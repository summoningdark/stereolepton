==> flow/design.v <==
module
	comm_fpga_fx2(
		input  wire      clk_in,           
		input  wire      reset_in,         
		output reg       reset_out,        
		output reg       fx2FifoSel_out,   
		inout  wire[7:0] fx2Data_io,       
		output wire      fx2Read_out,      
		input  wire      fx2GotData_in,    
		output wire      fx2Write_out,     
		input  wire      fx2GotRoom_in,    
		output reg       fx2PktEnd_out,    
		output wire[6:0] chanAddr_out,     
		output wire[7:0] h2fData_out,      
		output reg       h2fValid_out,     
		input  wire      h2fReady_in,      
		input  wire[7:0] f2hData_in,       
		input  wire      f2hValid_in,      
		output reg       f2hReady_out      
	);
	localparam[3:0] S_RESET                   = 4'h0;      
	localparam[3:0] S_IDLE                    = 4'h1;      
	localparam[3:0] S_GET_COUNT0              = 4'h2;      
	localparam[3:0] S_GET_COUNT1              = 4'h3;      
	localparam[3:0] S_BEGIN_WRITE             = 4'h6;      
	localparam[3:0] S_WRITE                   = 4'h7;      
	localparam[3:0] S_END_WRITE_ALIGNED       = 4'h8;      
	localparam[3:0] S_END_WRITE_NONALIGNED    = 4'h9;      
	localparam[3:0] S_READ                    = 4'hA;      
	localparam[1:0] FIFO_READ                 = 2'b10;     
	localparam[1:0] FIFO_WRITE                = 2'b01;     
	localparam[1:0] FIFO_NOP                  = 2'b11;     
	localparam      OUT_FIFO                  = 2'b0;      
	localparam      IN_FIFO                   = 2'b1;      
	reg[3:0]        state_next, state         = S_RESET;
	reg[1:0]        fifoOp                    = 2'bZZ;
	reg[16:0]       count_next, count         = 17'h0;     
	reg[6:0]        chanAddr_next, chanAddr   = 7'h00;     
	reg             isWrite_next, isWrite     = 1'b0;      
	reg             isAligned_next, isAligned = 1'b0;      
	reg[7:0]        dataOut;                               
	reg             driveBus                  = 1'b0;      
	always @(posedge clk_in)
	begin
		if ( reset_in == 1'b1 )
			begin
				state <= S_RESET;
				count <= 17'h0;
				chanAddr <= 7'h00;
				isWrite <= 1'b0;
				isAligned <= 1'b0;
			end
		else
			begin
				state <= state_next;
				count <= count_next;
				chanAddr <= chanAddr_next;
				isWrite <= isWrite_next;
				isAligned <= isAligned_next;
			end
	end
	always @*
	begin
		state_next = state;
		count_next = count;
		chanAddr_next = chanAddr;
		isWrite_next = isWrite;        
		isAligned_next = isAligned;    
		dataOut = 8'h00;
		driveBus = 1'b0;               
		fifoOp = FIFO_READ;            
		fx2PktEnd_out = 1'b1;          
		f2hReady_out = 1'b0;
		h2fValid_out = 1'b0;
		reset_out = 1'b0;
		case ( state )
			S_GET_COUNT0:
				begin
					fx2FifoSel_out = OUT_FIFO;   
					if ( fx2GotData_in == 1'b1 )
						begin
							count_next[15:8] = fx2Data_io;
							state_next = S_GET_COUNT1;
						end
				end
			S_GET_COUNT1:
				begin
					fx2FifoSel_out = OUT_FIFO;   
					if ( fx2GotData_in == 1'b1 )
						begin
							count_next[7:0] = fx2Data_io;
							if ( count[15:8] == 8'h00 && fx2Data_io == 8'h00 )
								count_next[16] = 1'b1;
							else
								count_next[16] = 1'b0;
							if ( isWrite == 1'b1 )
								state_next = S_BEGIN_WRITE;
							else
								state_next = S_READ;
						end
				end
			S_BEGIN_WRITE:
				begin
					fx2FifoSel_out = IN_FIFO;    
					fifoOp = FIFO_NOP;
					if ( count[8:0] == 9'b000000000 )
						isAligned_next = 1'b1;
					else
						isAligned_next = 1'b0;
					state_next = S_WRITE;
				end
			S_WRITE:
				begin
					fx2FifoSel_out = IN_FIFO;    
					if ( fx2GotRoom_in == 1'b1 )
						f2hReady_out = 1'b1;
					if ( fx2GotRoom_in == 1'b1 && f2hValid_in == 1'b1 )
						begin
							fifoOp = FIFO_WRITE;
							dataOut = f2hData_in;
							driveBus = 1'b1;
							count_next = count - 1;
							if ( count == 32'h1 )
								begin
									if ( isAligned == 1'b1 )
										state_next = S_END_WRITE_ALIGNED;   
									else
										state_next = S_END_WRITE_NONALIGNED;   
								end
						end
					else
						fifoOp = FIFO_NOP;
				end
			S_END_WRITE_ALIGNED:
				begin
					fx2FifoSel_out = IN_FIFO;    
					fifoOp = FIFO_NOP;
					state_next = S_IDLE;
				end
			S_END_WRITE_NONALIGNED:
				begin
					fx2FifoSel_out = IN_FIFO;    
					fifoOp = FIFO_NOP;
					fx2PktEnd_out = 1'b0;        
					state_next = S_IDLE;
				end
			S_READ:
				begin
					fx2FifoSel_out = OUT_FIFO;   
					if ( fx2GotData_in == 1'b1 && h2fReady_in == 1'b1 )
						begin
							h2fValid_out = 1'b1;
							count_next = count - 1;
							if ( count == 32'h1 )
								state_next = S_IDLE;
						end
					else
						fifoOp = FIFO_NOP;
				end
			S_RESET:
				begin
					reset_out = 1'b1;
					driveBus = 1'b0;
					fifoOp = 2'bZZ;
					fx2FifoSel_out = 1'bZ;
					fx2PktEnd_out = 1'bZ;
					if ( fx2GotData_in == 1'b0 )
						state_next = S_IDLE;
				end
			default:
				begin
					fx2FifoSel_out = OUT_FIFO;   
					if ( fx2GotData_in == 1'b1 )
						begin
							chanAddr_next = fx2Data_io[6:0];
							isWrite_next = fx2Data_io[7];
							state_next = S_GET_COUNT0;
						end
				end
		endcase
	end
	assign fx2Read_out = fifoOp[0];
	assign fx2Write_out = fifoOp[1];
	assign chanAddr_out = chanAddr;
	assign h2fData_out = fx2Data_io;
	assign fx2Data_io = driveBus ? dataOut : 8'hZZ;
endmodule
`timescale 1ns / 1ps
`default_nettype none
module status_memory #(parameter NREG = 4, parameter NBYTES = 4, parameter[6:0] BASEADDR = 0)(
	input wire fx2Clk,
	input wire reset,
	input wire [6:0] chanAddr,
	output wire h2fReady,
	output wire [7:0] f2hData,
	output wire f2hValid,
	input wire f2hReady,
	input wire [NREG*NBYTES*8-1:0] PDin
    );
	assign h2fReady = 1'b1;			 
	reg [31:0] pointer = 0;
	wire [31:0] pointer_next;
	reg rd_q = 1'b0;
	wire pedg_rd;
	assign pedg_rd = f2hReady & !rd_q;
	wire AddrValid;
	wire [6:0] Addr;
	assign Addr = chanAddr-BASEADDR;
	assign AddrValid = (Addr >= 0) & (Addr < NREG);
	assign pointer_next = (pedg_rd) ? Addr * NBYTES :
								 (f2hReady && (pointer == (NREG*NBYTES)-1)) ? 0 : 
								 (f2hReady && (pointer != (NREG*NBYTES)-1)) ? pointer + 1 :
								  pointer;
	wire [NREG*NBYTES*8-1:0] PDin_shift;
	assign PDin_shift = PDin >> ({3'b000,pointer_next} << 3);
	assign f2hData = (AddrValid) ? PDin_shift[7:0] : 8'd0;
	assign f2hValid = 1'b1;
	always @ (posedge fx2Clk) begin
		if (reset) begin
			pointer <= 0;
			rd_q <= 0;
		end else begin
			rd_q <= f2hReady;
			pointer <= pointer_next;
		end
	end
endmodule
# Tool chain data of status_memory
# Tool output for the design above, in the order of the flow.
# Lines are those of the file above, counted from 1.
# Cell names lack the library's common part.
# A cell with - has no value.
dict set report setup {
  top_module {status_memory}
  clock_port {fx2Clk}
  lib {sky130hd}
  pvt_corner {tt_025C_1v80}
}

# Word-level counts
# Counts by Yosys on the flattened word-level netlist (proc, flatten, opt, wreduce; memories kept). Register bits leave out memories and registers merged into their read ports (data or address); mux counts leave out enables and synchronous resets folded into registers. Print and check cells are left out. Cells with the same type and inputs are merged into one.
dict set report bits {
  regBits 33
  latchBits 0
  ramBits 0
  mem_bits_ro 0
  clocked_rd_ports_x_width 0
  n_memories 0
  out_inout_bits 10
}
dict set report classes {
  n_addsub 1
  n_mul 0
  div_mod_pow 0
  n_cmp 2
  equal 2
  n_shift 1
  mux 4
  bitwise 2
  reduce_logical 3
}
# cell n
set op_table {}
lappend op_table {{>> shifter 128 x 35 -> 8 bit} 1}
lappend op_table {{2-to-1 mux 32 bit} 3}
lappend op_table {{adder 32 x 1 -> 32 bit (second input constant)} 1}
lappend op_table {{equality test 32 x 4 -> 1 bit (second input constant)} 1}
lappend op_table {{inequality test 32 x 4 -> 1 bit (second input constant)} 1}
lappend op_table {{2-to-1 mux 8 bit} 1}
lappend op_table {{>= comparator 7 x 1 -> 1 bit (second input constant)} 1}
lappend op_table {{less-than comparator 7 x 3 -> 1 bit (second input constant)} 1}
lappend op_table {{bitwise AND 1 bit} 2}
lappend op_table {{logical AND 1 bit} 2}
lappend op_table {{logical NOT 1 bit} 1}

# Depth
# Depth = most cells in a row (Yosys ltp): at word level without a register or memory, in the mapped netlist without a sequential cell, where the memories' decode and read muxes count.
dict set report depth {
  depth_word 7
  ABC_AREA 0
  depth_mapped 11
}

# Synthesis result
# The flow's flattened synthesis, as Yosys stat reports it; memories are mapped. The netlist is that of the ABC_AREA named above (0 if unset); the other value can give another one.
# Totals and module areas in this step are rounded.
dict set report mapped {
  mapped_cells 579
  yosys_area_mm2 0.004278
  sequential_area_mm2 0.0006606
  ffs 33
  buffers 64
}
# cell_type n
set types {}
lappend types {dfxtp_1 33}
lappend types {mux2i_1 34}
lappend types {a211o_1 36}
lappend types {a32oi_1 33}
lappend types {nor2_1 63}
lappend types {mux2_2 16}
lappend types {clkbuf_1 42}
lappend types {nand3_1 31}
lappend types {o221ai_1 16}
lappend types {or3b_2 16}
lappend types {xnor2_1 16}
lappend types {a21oi_1 25}
lappend types {and3_1 20}
lappend types {xor2_1 13}
lappend types {nand4_1 18}
lappend types {o21ai_0 19}
lappend types {nand2_1 25}
lappend types {nor4_1 12}
# Not listed: further types 36, cells in them 111.

# Path before layout
# Source: OpenSTA report_checks on the synthesized netlist (no wires, ideal clock, input and output delay 20% of the period each), path of least setup slack; recovery checks are left aside. Register names are those of the netlist, which keeps one name where synthesis merged equal registers.
dict set report synth_timing {
  kind {in2out}
  start {input port f2hReady}
  end {output port f2hData[0]}
  clock_period_ns 5.69
  in_delay_ns 1.138
  out_delay_ns 1.138
  launch_ns 1.138
  arrival_time_ns 3.226
  required_ns 4.552
  setup_slack_ns 1.326
  delay_ns 2.088
  stages 8
  synth_period_reached_ns 4.364
}
# "delay_ns" is the arrival time less input delay plus setup time.
# A path that ends at an output port has no setup time.
# "stages": output pins that drive a net of the path, with the launching flip-flop's if there is one; two outputs of one cell count as two.
# "synth_period_reached_ns" = period - worst setup slack (recovery checks aside). The figure is calculated, with input and output delays left at 20% of the set period.
# The rows between start and end are the longest chain of elaborated cells between them; the timing report does not say that the signal goes this way. Where chains are equally long, one stands for them.
# A line is the first line of the expression or statement that the cell stems from. Yosys adds cells for indexed reads and writes and turns some case tables into memories.
dict set report synth_via {
  path_cell_list {clkbuf_1 -> nand4_1 -> or4_1 -> nor3_1 -> xor2_1 -> nor4_1 -> a32oi_1 -> a211oi_1}
  elab_chain_len 6
  cone_cells 8
  lines_between 6
  classes_between {shift (1); mux (4); logic (1); reduce/logical (2)}
}
# element line
set synth_lines {}
lappend synth_lines {{start, declared} 197} ;# input wire f2hReady,
lappend synth_lines {{logical AND 1 bit} 212} ;# (f2hReady && (pointer != (NREG*NBYTES)-1)) ? pointer + 1 :
lappend synth_lines {{2-to-1 mux 32 bit} 212}
lappend synth_lines {{2-to-1 mux 32 bit} 211} ;# (f2hReady && (pointer == (NREG*NBYTES)-1)) ? 0 :
lappend synth_lines {{2-to-1 mux 32 bit} 210} ;# assign pointer_next = (pedg_rd) ? Addr * NBYTES :
lappend synth_lines {{>> shifter 128 x 35 -> 8 bit} 215} ;# assign PDin_shift = PDin >> ({3'b000,pointer_next} << 3);
lappend synth_lines {{2-to-1 mux 8 bit} 216} ;# assign f2hData = (AddrValid) ? PDin_shift[7:0] : 8'd0;
lappend synth_lines {{end, declared} 195} ;# output wire [7:0] f2hData,

# Path in the finished layout
# Path of least setup slack in the final report of flow run 1 (OpenROAD, finished layout, wires in). Where an end is a register, its clock arrival counts in the times.
dict set report layout_timing {
  kind {reg2out}
  start {register pointer[6]}
  end {output port f2hData[1]}
  clock_period_ns 3.4
  out_delay_ns 0.68
  launch_ns 0.28
  arrival_time_ns 3.22
  required_ns 2.72
  setup_slack_ns -0.50
  stages 11
}
# The rows between start and end are the longest chain of elaborated cells between them; the timing report does not say that the signal goes this way. Where chains are equally long, one stands for them.
dict set report layout_via {
  path_cell_list {dfxtp_1 -> or4_4 -> or4_4 -> o21ai_4 -> buf_4 -> o2bb2ai_2 -> nor4b_4 -> nand4_2 -> buf_6 -> a211oi_2 -> buf_2}
  elab_chain_len 7
  cone_cells 10
  lines_between 5
  classes_between {add/sub (1); eq/ne (2); shift (1); mux (4); reduce/logical (2)}
}
# element line
set layout_lines {}
lappend layout_lines {{start, declared} 201} ;# reg [31:0] pointer = 0;
lappend layout_lines {{start, assigned} 220} ;# pointer <= 0;
lappend layout_lines {{start, assigned} 224} ;# pointer <= pointer_next;
lappend layout_lines {{inequality test 32 x 4 -> 1 bit} 212} ;# (f2hReady && (pointer != (NREG*NBYTES)-1)) ? pointer + 1 :
lappend layout_lines {{logical AND 1 bit} 212}
lappend layout_lines {{2-to-1 mux 32 bit} 212}
lappend layout_lines {{2-to-1 mux 32 bit} 211} ;# (f2hReady && (pointer == (NREG*NBYTES)-1)) ? 0 :
lappend layout_lines {{2-to-1 mux 32 bit} 210} ;# assign pointer_next = (pedg_rd) ? Addr * NBYTES :
lappend layout_lines {{>> shifter 128 x 35 -> 8 bit} 215} ;# assign PDin_shift = PDin >> ({3'b000,pointer_next} << 3);
lappend layout_lines {{2-to-1 mux 8 bit} 216} ;# assign f2hData = (AddrValid) ? PDin_shift[7:0] : 8'd0;
lappend layout_lines {{end, declared} 195} ;# output wire [7:0] f2hData,

Appendix: measured runs

Settings and measured results of 2 stored flow runs for module status_memory (sky130hd), not sorted in any way. The constraints put input and output delay at 20% of the set period each and load the outputs with 0.01 pF.
By "worst_path_ns" is meant the share of the clock period that the worst setup path is allowed (20% is reserved at inputs, 20% at outputs), minus its slack. Clock arrival times at its registers enter into it.
By "fin_power_uw" is meant OpenSTA's value without simulated activity: inputs other than the clock are taken to toggle once in ten clock periods, and the tool carries that through the logic.
The measured numbers are rounded.

# flow run 1
==> flow/run.sh <==
#!/bin/bash
# the make line also repeats the synthesis and layout settings of config.mk as NAME=value (left out here)
make -C /OpenROAD-flow-scripts/flow DESIGN_CONFIG=/design/flow/config.mk WORK_HOME=/design/flow/orfs CLKGATE_MAP_FILE= finish
==> flow/config.mk <==
export PLATFORM = sky130hd
export DESIGN_NAME = status_memory
export DESIGN_NICKNAME = status_memory
export VERILOG_FILES = /design/flow/design.v
export SDC_FILE = /design/flow/constraint.sdc
export NUM_CORES = 4
export LEC_CHECK = 0
export CAP_MARGIN = 0
export CORE_MARGIN = 2
export CORE_UTILIZATION = 24
export CTS_CLUSTER_DIAMETER = 209
export CTS_CLUSTER_SIZE = 66
export GPL_ROUTABILITY_DRIVEN = 0
export MAX_ROUTING_LAYER = met5
export PLACE_DENSITY_LB_ADDON = 0.17
export SETUP_SLACK_MARGIN = 0.22
export SLEW_MARGIN = 0
export TNS_END_PERCENT = 5
==> flow/constraint.sdc <==
create_clock -name core_clock -period 3.4 [get_ports {fx2Clk}]
set_input_delay 0.6800 -clock core_clock [delete_from_list [all_inputs] [get_ports {fx2Clk}]]
set_output_delay 0.6800 -clock core_clock [all_outputs]
set_load 0.01 [all_outputs]

==> flow run 1: results <==
design.die.area_mm2=0.01891
yosys.chip_area_mm2=0.004278
worst_path_ns=3.22
worstPathKind="reg2out"
worst_hold_slack_ns=0.636
setup_worst_slack_ns=-0.503
fin_power_uw=1512
post_route_util_pct=42.7

# flow run 2
==> flow/run.sh <==
#!/bin/bash
# the make line also repeats the synthesis and layout settings of config.mk as NAME=value (left out here)
make -C /OpenROAD-flow-scripts/flow DESIGN_CONFIG=/design/flow/config.mk WORK_HOME=/design/flow/orfs CLKGATE_MAP_FILE= finish
==> flow/config.mk <==
export PLATFORM = sky130hd
export DESIGN_NAME = status_memory
export DESIGN_NICKNAME = status_memory
export VERILOG_FILES = /design/flow/design.v
export SDC_FILE = /design/flow/constraint.sdc
export NUM_CORES = 4
export LEC_CHECK = 0
export CAP_MARGIN = 5
export CORE_MARGIN = 8
export CORE_UTILIZATION = 25
export GPL_ROUTABILITY_DRIVEN = 1
export MAX_ROUTING_LAYER = met5
export PLACE_DENSITY_LB_ADDON = 0.16
export SETUP_SLACK_MARGIN = 0.02
export SLEW_MARGIN = 20
==> flow/constraint.sdc <==
create_clock -name core_clock -period 2.52 [get_ports {fx2Clk}]
set_input_delay 0.5040 -clock core_clock [delete_from_list [all_inputs] [get_ports {fx2Clk}]]
set_output_delay 0.5040 -clock core_clock [all_outputs]
set_load 0.01 [all_outputs]

==> flow run 2: results <==
setup_worst_slack_ns=-1.230
fin_power_uw=1990
worst_hold_slack_ns=0.699
yosys.chip_area_mm2=0.004278
worst_path_ns=3.25
worstPathKind="reg2out"
design.die.area_mm2=0.02155
post_route_util_pct=45.5
